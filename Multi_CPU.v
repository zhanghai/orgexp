==> flow/design.v <==
`timescale 1ns / 1ps
module ALU(
		input [31:0] A,
		input [3:0] ALU_operation,
		input [31:0] B,
		output overflow,
		output [31:0] res,
		output zero
	);
	mux16to1 #(32) ALU_MUX (
			.in({
				{6{32'b0}},
				{31'b0, $signed(A) < $signed(B)},
				B << A[4:0],
				{31'b0, A < B},
				$signed(A) - $signed(B),
				B >> A[4:0],
				~(A | B),
				A ^ B,
				$signed(A) + $signed(B),
				A | B,
				A & B
			}),
			.select(ALU_operation),
			.out(res)
	);
	assign zero = ~|res;
	assign overflow = 0;
endmodule
`timescale 1ns / 1ps
module Ext_32(
		input [15:0] Imm_16,
		output [31:0] Imm_32
		);
	assign Imm_32 = {{16{Imm_16[15]}}, Imm_16};
endmodule
`timescale 1ns / 1ps
module M_datapath(
		input clk,
		input reset,
		input MIO_ready,
		input IorD,
		input IRWrite,
		input [1:0] RegDst,
		input RegWrite,
		input [1:0] MemtoReg,
		input ALUSrcA,
		input [1:0] ALUSrcB,
		input [1:0] PCSource,
		input PCWrite,
		input PCWriteCond,
		input Branch,
		input [3:0] ALU_operation,
		output [31:0] PC_Current,
		input [31:0] Data_in,
		output [31:0] Inst,
		output [31:0] data_out,
		output [31:0] M_addr,
		output zero,
		output overflow
	);
	wire [31:0] MDR;
	wire [4:0] Wt_addr;
	wire [31:0] Wt_data;
	wire [31:0] rdata_A;
	wire [31:0] Imm_32;
	wire [31:0] A;
	wire [31:0] B;
	wire [31:0] res;
	wire [31:0] ALUOut;
	wire [31:0] PC_Next;
	REG32 U_IR (
			.clk(clk),
			.rst(1'b0),
			.CE(IRWrite),
			.D(Data_in[31:0]),
			.Q(Inst[31:0])
	);
	REG32 U_MDR (
			.clk(clk),
			.rst(1'b0),
			.CE(1'b1),
			.D(Data_in[31:0]),
			.Q(MDR[31:0])
	);
	mux4to1 #(5) U_mux_Wt_addr (
			.in({
				5'b0,	 
				5'd31,	 
				Inst[15:11],	 
				Inst[20:16]	 
			}),
			.select(RegDst[1:0]),
			.out(Wt_addr[4:0])
	);
	mux4to1 #(32) U_mux_Wt_data (
			.in({
				PC_Current[31:0],	 
				{Inst[15:0], 16'b0},	 
				MDR[31:0],	 
				ALUOut[31:0]	 
			}),
			.select(MemtoReg[1:0]),
			.out(Wt_data[31:0])
	);
	Regs U2 (
			.clk(clk),
			.rst(reset),
			.R_addr_A(Inst[25:21]),
			.R_addr_B(Inst[20:16]),
			.Wt_addr(Wt_addr[4:0]),
			.Wt_data(Wt_data[31:0]),
			.L_S(RegWrite),
			.rdata_A(rdata_A[31:0]),
			.rdata_B(data_out[31:0])
	);
	Ext_32 U_Ext (
			.Imm_16(Inst[15:0]),
			.Imm_32(Imm_32[31:0])
	);
	assign A = ALUSrcA ? rdata_A : PC_Current;
	mux4to1 #(32) U_mux_B (
			.in({
				{Imm_32[29:0], 2'b00},	 
				Imm_32[31:0],	 
				32'd4,	 
				data_out[31:0]	 
			}),
			.select(ALUSrcB[1:0]),
			.out(B[31:0])
	);
	ALU U1 (
			.A(A[31:0]),
			.B(B[31:0]),
			.ALU_operation(ALU_operation[3:0]),
			.zero(zero),
			.res(res[31:0]),
			.overflow(overflow)
	);
	REG32 U_ALUOut (
			.clk(clk),
			.rst(1'b0),
			.CE(1'b1),
			.D(res[31:0]),
			.Q(ALUOut[31:0])
	);
	mux4to1 #(32) U_mux_PC_next (
			.in({
				ALUOut[31:0],	 
				{PC_Current[31:28], Inst[25:0], 2'b00},	 
				ALUOut[31:0],	 
				res[31:0]	 
			}),
			.select(PCSource[1:0]),
			.out(PC_Next[31:0])
	);
	REG32 U_PC (
			.clk(clk),
			.rst(reset),
			.CE(MIO_ready && (PCWrite || (PCWriteCond && (Branch == zero)))),
			.D(PC_Next[31:0]),
			.Q(PC_Current[31:0])
	);
	assign M_addr = IorD ? ALUOut : PC_Current;
endmodule
`timescale 1ns / 1ps
module Multi_CPU(
		input clk,
		input reset,
		input MIO_ready,	 
		output [31:0] PC_out,	 
		output [31:0] inst_out,	 
		output mem_w,	 
		output [31:0] Addr_out,	 
		output [31:0] Data_out,	 
		input [31:0] Data_in,	 
		output CPU_MIO,	 
		input INT,	 
		output [4:0] state	 
	);
	wire MemRead;
	wire MemWrite;
	wire IorD;
	wire IRWrite;
	wire RegWrite;
	wire ALUSrcA;
	wire PCWrite;
	wire PCWriteCond;
	wire Branch;
	wire [1:0] RegDst;
	wire [1:0] MemtoReg;
	wire [1:0] ALUSrcB;
	wire [1:0] PCSource;
	wire [3:0] ALU_operation;
	wire zero;
	wire overflow;
	ctrl U11(
			.clk(clk),
			.reset(reset),
			.zero(zero),
			.overflow(overflow),
			.MIO_ready(MIO_ready),
			.Inst_in(inst_out[31:0]),
			.MemRead(MemRead),
			.MemWrite(MemWrite),
			.CPU_MIO(CPU_MIO),
			.IorD(IorD),
			.IRWrite(IRWrite),
			.RegWrite(RegWrite),
			.ALUSrcA(ALUSrcA),
			.PCWrite(PCWrite),
			.PCWriteCond(PCWriteCond),
			.Branch(Branch),
			.RegDst(RegDst[1:0]),
			.MemtoReg(MemtoReg[1:0]),
			.ALUSrcB(ALUSrcB[1:0]),
			.PCSource(PCSource[1:0]),
			.ALU_operation(ALU_operation[3:0]),
			.state_out(state[4:0])
	);
	assign mem_w = MemWrite && (!MemRead);
	M_datapath U12(
			.clk(clk),
			.reset(reset),
			.MIO_ready(MIO_ready),
			.IorD(IorD),
			.IRWrite(IRWrite),
			.RegWrite(RegWrite),
			.ALUSrcA(ALUSrcA),
			.PCWrite(PCWrite),
			.PCWriteCond(PCWriteCond),
			.Branch(Branch),
			.RegDst(RegDst[1:0]),
			.MemtoReg(MemtoReg[1:0]),
			.ALUSrcB(ALUSrcB[1:0]),
			.PCSource(PCSource[1:0]),
			.ALU_operation(ALU_operation[3:0]),
			.Data_in(Data_in[31:0]),
			.zero(zero),
			.overflow(overflow),
			.PC_Current(PC_out[31:0]),
			.Inst(inst_out[31:0]),
			.data_out(Data_out[31:0]),
			.M_addr(Addr_out[31:0])
	);
endmodule
`timescale 1ns / 1ps
module REG32(
		input clk,
		input rst,
		input CE,
		input [31:0] D,
		output reg [31:0] Q
	);
	initial begin
		Q = 32'b0;
	end
	always @(posedge clk or posedge rst) begin
		if (rst) begin
			Q <= 0;
		end else if (CE) begin
			Q <= D;
		end
	end
endmodule
`timescale 1ns / 1ps
module Regs(
		input clk,
		input rst,
		input L_S,
		input [4:0] R_addr_A,
		input [4:0] R_addr_B,
		input [4:0] Wt_addr,
		input [31:0] Wt_data,
		output [31:0] rdata_A,
		output [31:0] rdata_B
		);
	reg [31:0] register [1:31];
	initial begin
		for (i = 1; i < 32; i = i + 1) begin
			register[i] = 0;
		end
	end
	assign rdata_A = R_addr_A == 0 ? 0 : register[R_addr_A];
	assign rdata_B = R_addr_B == 0 ? 0 : register[R_addr_B];
	integer i;
	always @(posedge clk or posedge rst) begin
		if (rst) begin
			for (i = 1; i < 32; i = i + 1) begin
				register[i] <= 0;
			end
		end else if (L_S == 1 && Wt_addr != 0) begin
			register[Wt_addr] <= Wt_data;
		end
	end
endmodule
`timescale 1ns / 1ps
module ctrl(
		input clk,
		input reset,
		input [31:0] Inst_in,
		input zero,
		input overflow,
		input MIO_ready,
		output reg MemRead,
		output reg MemWrite,
		output reg [3:0] ALU_operation,
		output [4:0] state_out,
		output reg CPU_MIO,
		output reg IorD,
		output reg IRWrite,
		output reg [1:0] RegDst,
		output reg RegWrite,
		output reg [1:0] MemtoReg,
		output reg ALUSrcA,
		output reg [1:0] ALUSrcB,
		output reg [1:0] PCSource,
		output reg PCWrite,
		output reg PCWriteCond,
		output reg Branch
	);
	localparam
			IF = 4'b0000,
			ID = 4'b0001,
			Mem_Ex = 4'b0010,
			Mem_RD = 4'b0011,
			LW_WB = 4'b0100,
			Mem_WD = 4'b0101,
			R_Exe = 4'b0110,
			R_WB = 4'b0111,
			Beq_Exe = 4'b1000,
			J = 4'b1001,
			I_Exe = 4'b1010,
			I_WB = 4'b1011,
			Lui_WB = 4'b1100,
			Bne_Exe = 4'b1101,
			Jr = 4'b1110,
			Jal = 4'b1111;
	localparam
			ALU_AND = 4'b0000,
			ALU_OR = 4'b0001,
			ALU_ADD = 4'b0010,
			ALU_XOR = 4'b0011,
			ALU_NOR = 4'b0100,
			ALU_SRLV = 4'b0101,
			ALU_SUB = 4'b0110,
			ALU_SLTU = 4'b0111,
			ALU_SLLV = 4'b1000,
			ALU_SLT = 4'b1001;
	reg [3:0] state;
	assign state_out = {1'b0, state};
	task GoToIF;
		begin
			{PCWrite, PCWriteCond, IorD, MemRead, MemWrite, IRWrite, MemtoReg[1:0], PCSource[1:0], ALUSrcB[1:0], ALUSrcA, RegWrite, RegDst[1:0], CPU_MIO} <= 17'h12821;
			ALU_operation <= ALU_ADD;
			state <= IF;
		end
	endtask
	initial begin
		{PCWrite, PCWriteCond, IorD, MemRead, MemWrite, IRWrite, MemtoReg[1:0], PCSource[1:0], ALUSrcB[1:0], ALUSrcA, RegWrite, RegDst[1:0], CPU_MIO} = 17'h12821;
		ALU_operation = ALU_ADD;
		state = IF;
	end
	always @(posedge clk or posedge reset) begin
		if (reset) begin
			GoToIF;
		end else begin
			ALU_operation <= ALU_ADD;
			case (state)
				IF: begin
					if (MIO_ready) begin
						{PCWrite, PCWriteCond, IorD, MemRead, MemWrite, IRWrite, MemtoReg[1:0], PCSource[1:0], ALUSrcB[1:0], ALUSrcA, RegWrite, RegDst[1:0], CPU_MIO} <= 17'h00060;
						ALU_operation <= ALU_ADD;
						state <= ID;
					end else begin
						GoToIF;
					end
				end
				ID: begin
					case (Inst_in[31:26])
						6'b000000: begin	 
							{PCWrite, PCWriteCond, IorD, MemRead, MemWrite, IRWrite, MemtoReg[1:0], PCSource[1:0], ALUSrcB[1:0], ALUSrcA, RegWrite, RegDst[1:0], CPU_MIO} <= 17'h00010;
							state <= R_Exe;
							case (Inst_in[5:0])
								6'b100000: begin ALU_operation <= ALU_ADD; end
								6'b100010: begin ALU_operation <= ALU_SUB; end
								6'b100100: begin ALU_operation <= ALU_AND; end
								6'b100101: begin ALU_operation <= ALU_OR; end
								6'b100110: begin ALU_operation <= ALU_XOR; end
								6'b100111: begin ALU_operation <= ALU_NOR; end
								6'b101010: begin ALU_operation <= ALU_SLT; end
								6'b101011: begin ALU_operation <= ALU_SLTU; end
								6'b000110: begin ALU_operation <= ALU_SRLV; end
								6'b000100: begin ALU_operation <= ALU_SLLV; end
								6'b001000: begin	 
									{PCWrite, PCWriteCond, IorD, MemRead, MemWrite, IRWrite, MemtoReg[1:0], PCSource[1:0], ALUSrcB[1:0], ALUSrcA, RegWrite, RegDst[1:0], CPU_MIO} <= 17'h10010;
									state <= Jr;
								end
								default: begin	 
									GoToIF;
								end
							endcase
						end
						6'b001000: begin	 
							{PCWrite, PCWriteCond, IorD, MemRead, MemWrite, IRWrite, MemtoReg[1:0], PCSource[1:0], ALUSrcB[1:0], ALUSrcA, RegWrite, RegDst[1:0], CPU_MIO} <= 17'h00050;
							ALU_operation <= ALU_ADD;
							state <= I_Exe;
						end
						6'b001100: begin	 
							{PCWrite, PCWriteCond, IorD, MemRead, MemWrite, IRWrite, MemtoReg[1:0], PCSource[1:0], ALUSrcB[1:0], ALUSrcA, RegWrite, RegDst[1:0], CPU_MIO} <= 17'h00050;
							ALU_operation <= ALU_AND;
							state <= I_Exe;
						end
						6'b001101: begin	 
							{PCWrite, PCWriteCond, IorD, MemRead, MemWrite, IRWrite, MemtoReg[1:0], PCSource[1:0], ALUSrcB[1:0], ALUSrcA, RegWrite, RegDst[1:0], CPU_MIO} <= 17'h00050;
							ALU_operation <= ALU_OR;
							state <= I_Exe;
						end
						6'b001110: begin	 
							{PCWrite, PCWriteCond, IorD, MemRead, MemWrite, IRWrite, MemtoReg[1:0], PCSource[1:0], ALUSrcB[1:0], ALUSrcA, RegWrite, RegDst[1:0], CPU_MIO} <= 17'h00050;
							ALU_operation <= ALU_XOR;
							state <= I_Exe;
						end
						6'b001010: begin	 
							{PCWrite, PCWriteCond, IorD, MemRead, MemWrite, IRWrite, MemtoReg[1:0], PCSource[1:0], ALUSrcB[1:0], ALUSrcA, RegWrite, RegDst[1:0], CPU_MIO} <= 17'h00050;
							ALU_operation <= ALU_SLT;
							state <= I_Exe;
						end
						6'b001011: begin	 
							{PCWrite, PCWriteCond, IorD, MemRead, MemWrite, IRWrite, MemtoReg[1:0], PCSource[1:0], ALUSrcB[1:0], ALUSrcA, RegWrite, RegDst[1:0], CPU_MIO} <= 17'h00050;
							ALU_operation <= ALU_SLTU;
							state <= I_Exe;
						end
						6'b001111: begin	 
							{PCWrite, PCWriteCond, IorD, MemRead, MemWrite, IRWrite, MemtoReg[1:0], PCSource[1:0], ALUSrcB[1:0], ALUSrcA, RegWrite, RegDst[1:0], CPU_MIO} <= 17'h00468;
							state <= Lui_WB;
						end
						6'b100011, 6'b101011: begin	 
							{PCWrite, PCWriteCond, IorD, MemRead, MemWrite, IRWrite, MemtoReg[1:0], PCSource[1:0], ALUSrcB[1:0], ALUSrcA, RegWrite, RegDst[1:0], CPU_MIO} <= 17'h00050;
							ALU_operation <= ALU_ADD;
							state <= Mem_Ex;
						end
						6'b000100: begin	 
							Branch <= 1;
							{PCWrite, PCWriteCond, IorD, MemRead, MemWrite, IRWrite, MemtoReg[1:0], PCSource[1:0], ALUSrcB[1:0], ALUSrcA, RegWrite, RegDst[1:0], CPU_MIO} <= 17'h08090;
							ALU_operation <= ALU_SUB;
							state <= Beq_Exe;
						end
						6'b000101: begin	 
							Branch <= 0;
							{PCWrite, PCWriteCond, IorD, MemRead, MemWrite, IRWrite, MemtoReg[1:0], PCSource[1:0], ALUSrcB[1:0], ALUSrcA, RegWrite, RegDst[1:0], CPU_MIO} <= 17'h08090;
							ALU_operation <= ALU_SUB;
							state <= Bne_Exe;
						end
						6'b000010: begin	 
							{PCWrite, PCWriteCond, IorD, MemRead, MemWrite, IRWrite, MemtoReg[1:0], PCSource[1:0], ALUSrcB[1:0], ALUSrcA, RegWrite, RegDst[1:0], CPU_MIO} <= 17'h10160;
							state <= J;
						end
						6'b000011: begin	 
							{PCWrite, PCWriteCond, IorD, MemRead, MemWrite, IRWrite, MemtoReg[1:0], PCSource[1:0], ALUSrcB[1:0], ALUSrcA, RegWrite, RegDst[1:0], CPU_MIO} <= 17'h1076C;
							state <= Jal;
						end
						default: begin	 
							GoToIF;
						end
					endcase
				end
				Mem_Ex: begin
					case (Inst_in[31:26])
						6'b100011: begin	 
							{PCWrite, PCWriteCond, IorD, MemRead, MemWrite, IRWrite, MemtoReg[1:0], PCSource[1:0], ALUSrcB[1:0], ALUSrcA, RegWrite, RegDst[1:0], CPU_MIO} <= 17'h06051;
							state <= Mem_RD;
						end
						6'b101011: begin	 
							{PCWrite, PCWriteCond, IorD, MemRead, MemWrite, IRWrite, MemtoReg[1:0], PCSource[1:0], ALUSrcB[1:0], ALUSrcA, RegWrite, RegDst[1:0], CPU_MIO} <= 17'h05051;
							state <= Mem_WD;
						end
						default: begin	 
							GoToIF;
						end
					endcase
				end
				Mem_RD: begin
					if (MIO_ready) begin
						{PCWrite, PCWriteCond, IorD, MemRead, MemWrite, IRWrite, MemtoReg[1:0], PCSource[1:0], ALUSrcB[1:0], ALUSrcA, RegWrite, RegDst[1:0], CPU_MIO} <= 17'h00208;
						state <= LW_WB;
					end else begin
						{PCWrite, PCWriteCond, IorD, MemRead, MemWrite, IRWrite, MemtoReg[1:0], PCSource[1:0], ALUSrcB[1:0], ALUSrcA, RegWrite, RegDst[1:0], CPU_MIO} <= 17'h06051;
						state <= Mem_RD;
					end
				end
				LW_WB: begin
					GoToIF;
				end
				Mem_WD: begin
					if (MIO_ready) begin
						GoToIF;
					end else begin
						{PCWrite, PCWriteCond, IorD, MemRead, MemWrite, IRWrite, MemtoReg[1:0], PCSource[1:0], ALUSrcB[1:0], ALUSrcA, RegWrite, RegDst[1:0], CPU_MIO} <= 17'h05051;
						state <= Mem_WD;
					end
				end
				R_Exe: begin
					{PCWrite, PCWriteCond, IorD, MemRead, MemWrite, IRWrite, MemtoReg[1:0], PCSource[1:0], ALUSrcB[1:0], ALUSrcA, RegWrite, RegDst[1:0], CPU_MIO} <= 17'h0001A;
					state <= R_WB;
				end
				R_WB: begin
					GoToIF;
				end
				Beq_Exe: begin
					GoToIF;
				end
				J: begin
					GoToIF;
				end
				I_Exe: begin
					{PCWrite, PCWriteCond, IorD, MemRead, MemWrite, IRWrite, MemtoReg[1:0], PCSource[1:0], ALUSrcB[1:0], ALUSrcA, RegWrite, RegDst[1:0], CPU_MIO} <= 17'h00058;
					state <= I_WB;
				end
				I_WB: begin
					GoToIF;
				end
				Lui_WB: begin
					GoToIF;
				end
				Bne_Exe: begin
					GoToIF;
				end
				Jr: begin
					GoToIF;
				end
				Jal: begin
					GoToIF;
				end
				default begin	 
					GoToIF;
				end
			endcase
		end
	end
endmodule
`timescale 1ns / 1ps
module mux16to1(
		input [16 * WIDTH - 1:0] in,
		input [3:0] select,
		output [WIDTH - 1:0] out
		);
	parameter WIDTH = 1;
	assign out =
			select == 4'b0000 ? in[WIDTH - 1:0] :
			select == 4'b0001 ? in[2 * WIDTH - 1: WIDTH] :
			select == 4'b0010 ? in[3 * WIDTH - 1: 2 * WIDTH] :
			select == 4'b0011 ? in[4 * WIDTH - 1: 3 * WIDTH] :
			select == 4'b0100 ? in[5 * WIDTH - 1: 4 * WIDTH] :
			select == 4'b0101 ? in[6 * WIDTH - 1: 5 * WIDTH] :
			select == 4'b0110 ? in[7 * WIDTH - 1: 6 * WIDTH] :
			select == 4'b0111 ? in[8 * WIDTH - 1: 7 * WIDTH] :
			select == 4'b1000 ? in[9 * WIDTH - 1: 8 * WIDTH] :
			select == 4'b1001 ? in[10 * WIDTH - 1: 9 * WIDTH] :
			select == 4'b1010 ? in[11 * WIDTH - 1: 10 * WIDTH] :
			select == 4'b1011 ? in[12 * WIDTH - 1: 11 * WIDTH] :
			select == 4'b1100 ? in[13 * WIDTH - 1: 12 * WIDTH] :
			select == 4'b1101 ? in[14 * WIDTH - 1: 13 * WIDTH] :
			select == 4'b1110 ? in[15 * WIDTH - 1: 14 * WIDTH] :
			in[16 * WIDTH - 1: 15 * WIDTH];
endmodule
`timescale 1ns / 1ps
module mux4to1(
		input [4 * WIDTH - 1:0] in,
		input [1:0] select,
		output [WIDTH - 1:0] out
		);
	parameter WIDTH = 1;
	assign out =
			select == 2'b00 ? in[WIDTH - 1:0] :
			select == 2'b01 ? in[2 * WIDTH - 1: WIDTH] :
			select == 2'b10 ? in[3 * WIDTH - 1: 2 * WIDTH] :
			in[4 * WIDTH - 1: 3 * WIDTH];
endmodule
==> From RTL to reports: Multi_CPU <==
What the tools print for Multi_CPU, step after step.
Lines are those of the file above, counted from 1.
{ "setup": {"top": "Multi_CPU", "clock_port": "clk", "library": "sky130hd", "corner": "tt_025C_1v80"} }

==> Word level <==
Source: Yosys, flattened and elaborated. Widths are those after wreduce. Registers that Yosys merges into a memory's read port (data or address) are not register bits. Print and check cells do not count.
{ "word_totals": {"regBits": 1146, "ramBits": 0, "mem_bits_ro": 0, "wordCells": 318, "latchBits": 0, "inputBits": 36, "clocked_rd_ports_x_width": 0, "mem_count": 0} }
{ "classes": {"n_mux": 46, "compare": 2, "eq_ne": 151, "n_mul": 0, "logic": 5, "shifts": 2, "div_mod_pow": 0, "add_sub_neg": 2, "reduce_logical": 58} }
{ "op_table": {"columns": ["operator", "n"], "rows": [
  ["parallel mux 32 bit (select 31 bit)", 2],
  ["two-way mux 32 bit", 21],
  ["== test 5 bit with constant B", 48],
  ["parallel mux 17 bit (select 8 bit)", 1],
  ["== test 5 x 4 -> 1 bit with constant B", 24],
  ["parallel mux 17 bit (select 6 bit)", 1],
  ["parallel mux 17 bit (select 2 bit)", 2],
  ["AND reduction 2 bit", 32],
  ["< comparator 32 bit", 2],
  ["parallel mux 4 bit (select 8 bit)", 2],
  ["== test 5 x 3 -> 1 bit with constant B", 12],
  ["== test 6 bit with constant B", 10],
  ["two-way mux 17 bit", 3],
  ["== test 6 x 4 -> 1 bit with constant B", 8],
  ["== test 4 bit with constant B", 10],
  ["parallel mux 4 bit (select 9 bit)", 1],
  ["adder 32 bit", 1],
  ["subtractor 32 bit", 1],
  ["bitwise AND 32 bit", 1],
  ["bitwise OR 32 bit", 1],
  ["bitwise XOR 32 bit", 1],
  ["left shift 32 x 5 -> 32 bit", 1],
  ["right shift 32 x 5 -> 32 bit", 1],
  ["inverter 32 bit", 1],
  ["OR reduction 32 bit", 1],
  ["== test 4 x 3 -> 1 bit with constant B", 8],
  ["== test 5 x 2 -> 1 bit with constant B", 6],
  ["parallel mux 4 bit (select 7 bit)", 1]
]} }
Not listed: further kinds 33, cells in them 63.

==> Logic depth <==
Yosys ltp: most cells in a row. Word level: on the elaborated netlist, between registers, memories and ports. Mapped: between sequential cells and ports; inverters and the memories' decode and read muxes count.
{ "logic_depth": {"word_depth": 22, "ABC_AREA": 0, "depth_mapped": 34} }

==> After synthesis <==
Source: synth_stat.txt of the flow (Yosys; design flattened, memories mapped). It holds for the ABC_AREA given above (unset counts as 0); a run with the other value may have another netlist.
{ "mapped": {"sequential_area_mm2": 0.0285048, "buf_cells": 745, "yosys_area_mm2": 0.0673746, "cell_count": 7947, "ff_cells": 1145} }
{ "by_type": {"columns": ["cell", "n", "area_total_um2"], "rows": [
  ["sky130_fd_sc_hd__dfrtp_1", 1042, 2.61E+04],
  ["sky130_fd_sc_hd__o21ai_0", 1185, 5.93E+03],
  ["sky130_fd_sc_hd__nand2_1", 1327, 4.98E+03],
  ["sky130_fd_sc_hd__a22oi_1", 498, 3.74E+03],
  ["sky130_fd_sc_hd__clkbuf_1", 574, 2.15E+03],
  ["sky130_fd_sc_hd__and3_1", 337, 2.11E+03],
  ["sky130_fd_sc_hd__a21oi_1", 358, 1.79E+03],
  ["sky130_fd_sc_hd__dfxtp_1", 64, 1.28E+03],
  ["sky130_fd_sc_hd__nor2_1", 337, 1.26E+03],
  ["sky130_fd_sc_hd__ha_1", 97, 1.21E+03],
  ["sky130_fd_sc_hd__edfxtp_1", 33, 990.95],
  ["sky130_fd_sc_hd__mux2i_1", 97, 970.931],
  ["sky130_fd_sc_hd__mux2_2", 83, 934.646],
  ["sky130_fd_sc_hd__nand3_1", 164, 820.787],
  ["sky130_fd_sc_hd__a2111oi_0", 91, 797.014],
  ["sky130_fd_sc_hd__nand4_1", 119, 744.464],
  ["sky130_fd_sc_hd__a211oi_1", 98, 735.706],
  ["sky130_fd_sc_hd__nor3_1", 130, 650.624]
]} }
Not listed: further types 101, cells in them 1313.
The figures by module come from a second, unflattened synthesis with its own total; it is not the netlist above.
{ "unflattened": {"cells_unflattened": 7385, "area_unflattened_mm2": 0.076088} }
Rows give one instance, submodules left out.
{ "modules": {"columns": ["module", "mod_area_mm2", "n_cells", "instances", "mod_seq_area_mm2"], "rows": [
  ["Regs", 0.0521037, 4689, 1, 0.0248238],
  ["ALU", 0.0069467, 1065, 1, 0],
  ["mux16to1 (WIDTH=32)", 0.0058619, 900, 1, 0],
  ["REG32", 0.0013488, 69, 4, 0.0008008],
  ["mux4to1 (WIDTH=32)", 0.0008145, 39, 3, 0],
  ["ctrl", 0.0018418, 221, 1, 0.0006381],
  ["M_datapath", 0.0011173, 78, 1, 0],
  ["Ext_32", 0.0002402, 32, 1, 0],
  ["mux4to1 (WIDTH=5)", 0.0001239, 6, 1, 0],
  ["Multi_CPU", 0.0000138, 1, 1, 0]
]} }

==> Timing after synthesis <==
OpenSTA on the mapped netlist: ideal clock, no wires. The path of least setup slack (recovery checks aside). Input and output delay are each 20% of the period. Register names are those of the netlist, which keeps one name where synthesis merged equal registers.
{ "synth_path": {"kind": "input to register", "startpoint": "input reset", "endpoint": "register U11.Branch", "path_buffers": 0, "tclk_ns": 51.9, "path_delay_ns": 23.513, "t_arrival_ns": 33.515, "in_delay_ns": 10.380, "required_time_ns": 51.522, "stages": 2, "slack_ns": 18.006, "synth_period_reached_ns": 33.894} }
"path_delay_ns" = arrival - input delay + setup time.
"stages" counts driving pins, that of a launching flip-flop among them; a cell with two outputs on the path counts twice.
"synth_period_reached_ns" is the clock period less the worst setup slack; recovery checks do not enter. This is arithmetic on one report: input and output delays are still those of the set period (20% each).
The rows between start and end are the longest chain of elaborated cells between them; the timing report does not say that the signal goes this way. Where chains are equally long, one stands for them.
A line is the first line of the expression or statement that the cell stems from. Yosys adds cells for indexed reads and writes and turns some case tables into memories.
{ "synth_between": {"cell_sequence": "sky130_fd_sc_hd__inv_1 -> sky130_fd_sc_hd__and2_1", "elab_chain_cells": 2, "cone_cells": 2, "cone_lines": 0} }
{ "synth_lines": {"columns": ["element", "line_no", "source"], "rows": [
  ["start: declaration", 169, "input reset,"],
  ["inverter 1 bit", null, null],
  ["AND reduction 3 bit", null, null],
  ["end: assignment", 444, "Branch <= 1;"],
  ["end: assignment", 450, "Branch <= 0;"],
  ["end: declaration", 320, "output reg Branch"]
]} }

==> Worst path after layout <==
From the final timing report of run 2: the path of least setup slack in the routed layout; clock arrival at registers is part of the times.
{ "layout_path": {"kind": "register to register", "startpoint": "register U12.U_IR.Q[16]", "endpoint": "register U12.U_PC.Q[25]", "path_buffers": 5, "slack_ns": 18.13, "tclk_ns": 31.1, "stages": 32, "t_arrival_ns": 13.65, "required_time_ns": 31.78} }
The rows between start and end are the longest chain of elaborated cells between them; the timing report does not say that the signal goes this way. Where chains are equally long, one stands for them.
{ "layout_between": {"cell_sequence": "sky130_fd_sc_hd__edfxtp_1 -> sky130_fd_sc_hd__buf_4 -> sky130_fd_sc_hd__buf_4 -> sky130_fd_sc_hd__buf_4 -> sky130_fd_sc_hd__or2b_1 -> sky130_fd_sc_hd__nor2_4 -> sky130_fd_sc_hd__buf_4 -> sky130_fd_sc_hd__a22oi_1 -> sky130_fd_sc_hd__nand2_1 -> sky130_fd_sc_hd__nor4_1 -> sky130_fd_sc_hd__a211oi_1 -> sky130_fd_sc_hd__o21ai_0 -> sky130_fd_sc_hd__inv_1 -> sky130_fd_sc_hd__ha_1 -> sky130_fd_sc_hd__inv_1 -> sky130_fd_sc_hd__fa_1 -> sky130_fd_sc_hd__nor2b_1 -> sky130_fd_sc_hd__o21ai_0 -> sky130_fd_sc_hd__a2111o_1 -> sky130_fd_sc_hd__a31oi_1 -> sky130_fd_sc_hd__nor2_1 -> sky130_fd_sc_hd__xnor2_1 -> sky130_fd_sc_hd__o21ai_0 -> sky130_fd_sc_hd__a22oi_1 -> sky130_fd_sc_hd__o32ai_2 -> sky130_fd_sc_hd__nand4_1 -> sky130_fd_sc_hd__nor4_1 -> sky130_fd_sc_hd__nand4bb_1 -> sky130_fd_sc_hd__or3_4 -> sky130_fd_sc_hd__a221oi_4 -> sky130_fd_sc_hd__buf_4 -> sky130_fd_sc_hd__mux2_2", "elab_chain_cells": 21, "cone_cells": 62} }
{ "layout_lines": {"columns": ["element", "line_no", "source"], "rows": [
  ["start: declaration", 253, "output reg [31:0] Q"],
  ["start: assignment", 260, "Q <= 0;"],
  ["start: assignment", 262, "Q <= D;"],
  ["== test 5 bit", 285, "assign rdata_B = R_addr_B == 0 ? 0 : register[R_addr_B];"],
  ["parallel mux 32 bit (select 31 bit)", 285, null],
  ["two-way mux 32 bit", 285, null],
  ["two-way mux 32 bit", 575, "select == 2'b00 ? in[WIDTH - 1:0] :"],
  ["< comparator 32 bit", 13, "{31'b0, $signed(A) < $signed(B)},"],
  ["two-way mux 1 bit", 559, "select == 4'b1001 ? in[10 * WIDTH - 1: 9 * WIDTH] :"],
  ["two-way mux 32 bit", 558, "select == 4'b1000 ? in[9 * WIDTH - 1: 8 * WIDTH] :"],
  ["(+7 left out)", null, null],
  ["two-way mux 32 bit", 550, "select == 4'b0000 ? in[WIDTH - 1:0] :"],
  ["OR reduction 32 bit", 27, "assign zero = ~|res;"],
  ["zero test 1 bit", 27, null],
  ["== test 1 bit", 160, ".CE(MIO_ready && (PCWrite || (PCWriteCond && (Branch == zero)))),"],
  ["logical AND 1 bit", 160, null],
  ["logical OR 1 bit", 160, null],
  ["logical AND 1 bit", 160, null],
  ["end: assignment", 260, null],
  ["end: assignment", 262, null],
  ["end: declaration", 253, null]
]} }

==> runs of Multi_CPU <==
Module Multi_CPU, platform sky130hd: 2 stored runs of the flow (Yosys, OpenROAD) with differing settings, in no particular order. Input and output delays are each 20% of the period that was set; the output load is 0.01 pF.
"achieved_period_ns" means the clock period less the worst setup slack. The figure is calculated, with input and output delays left at 20% of the set period.
"critical_path_time_ns" = time allowed to the worst setup path (clock period - input delay - output delay, where it has them) - its slack; a late launch clock adds to it, a late capture clock takes from it.
"total_power_mw": no workload was simulated; the value follows from the tool's default switching activity.

Run 1
==> flow/run.sh <==
#!/bin/bash
# the make line also repeats the synthesis and layout settings of config.mk as NAME=value (left out here)
make -C /OpenROAD-flow-scripts/flow DESIGN_CONFIG=/design/flow/config.mk WORK_HOME=/design/flow/orfs CLKGATE_MAP_FILE= finish
==> flow/config.mk <==
export PLATFORM = sky130hd
export DESIGN_NAME = Multi_CPU
export DESIGN_NICKNAME = Multi_CPU
export VERILOG_FILES = /design/flow/design.v
export SDC_FILE = /design/flow/constraint.sdc
export NUM_CORES = 4
export LEC_CHECK = 0
export CAP_MARGIN = 40
export CELL_PAD_IN_SITES_DETAIL_PLACEMENT = 2
export CORE_MARGIN = 8
export CORE_UTILIZATION = 66
export CTS_CLUSTER_SIZE = 18
export GPL_TIMING_DRIVEN = 0
export MAX_ROUTING_LAYER = met5
export PLACE_DENSITY_LB_ADDON = 0.21
export SETUP_SLACK_MARGIN = 3.25
export SLEW_MARGIN = 20
==> flow/constraint.sdc <==
create_clock -name core_clock -period 22.4 [get_ports {clk}]
set_input_delay 4.4800 -clock core_clock [delete_from_list [all_inputs] [get_ports {clk}]]
set_output_delay 4.4800 -clock core_clock [all_outputs]
set_load 0.01 [all_outputs]

==> results of run 1, as JSON <==
{
  "outcome": "stopped before the end: placement reported DPL-0033"
}

Run 2
==> flow/run.sh <==
#!/bin/bash
# the make line also repeats the synthesis and layout settings of config.mk as NAME=value (left out here)
make -C /OpenROAD-flow-scripts/flow DESIGN_CONFIG=/design/flow/config.mk WORK_HOME=/design/flow/orfs CLKGATE_MAP_FILE= finish
==> flow/config.mk <==
export PLATFORM = sky130hd
export DESIGN_NAME = Multi_CPU
export DESIGN_NICKNAME = Multi_CPU
export VERILOG_FILES = /design/flow/design.v
export SDC_FILE = /design/flow/constraint.sdc
export NUM_CORES = 4
export LEC_CHECK = 0
export CAP_MARGIN = 20
export CORE_MARGIN = 2
export CORE_UTILIZATION = 40
export SETUP_SLACK_MARGIN = 1.92
export SLEW_MARGIN = 20
==> flow/constraint.sdc <==
create_clock -name core_clock -period 31.1 [get_ports {clk}]
set_input_delay 6.2200 -clock core_clock [delete_from_list [all_inputs] [get_ports {clk}]]
set_output_delay 6.2200 -clock core_clock [all_outputs]
set_load 0.01 [all_outputs]

==> results of run 2, as JSON <==
{
  "final_hold_ws_ns": 0.501,
  "tns_setup_ns": 0.000,
  "utilization_pct": 45.6,
  "stdcell_area_mm2": 0.0761881,
  "final_setup_ws_ns": 18.131,
  "total_power_mw": 5.408,
  "yosys.chip_area_mm2": 0.0673746,
  "critical_path_time_ns": 12.97,
  "worst_setup_path_type": "register to register",
  "die_area_mm2": 0.171736,
  "achieved_period_ns": 12.969
}
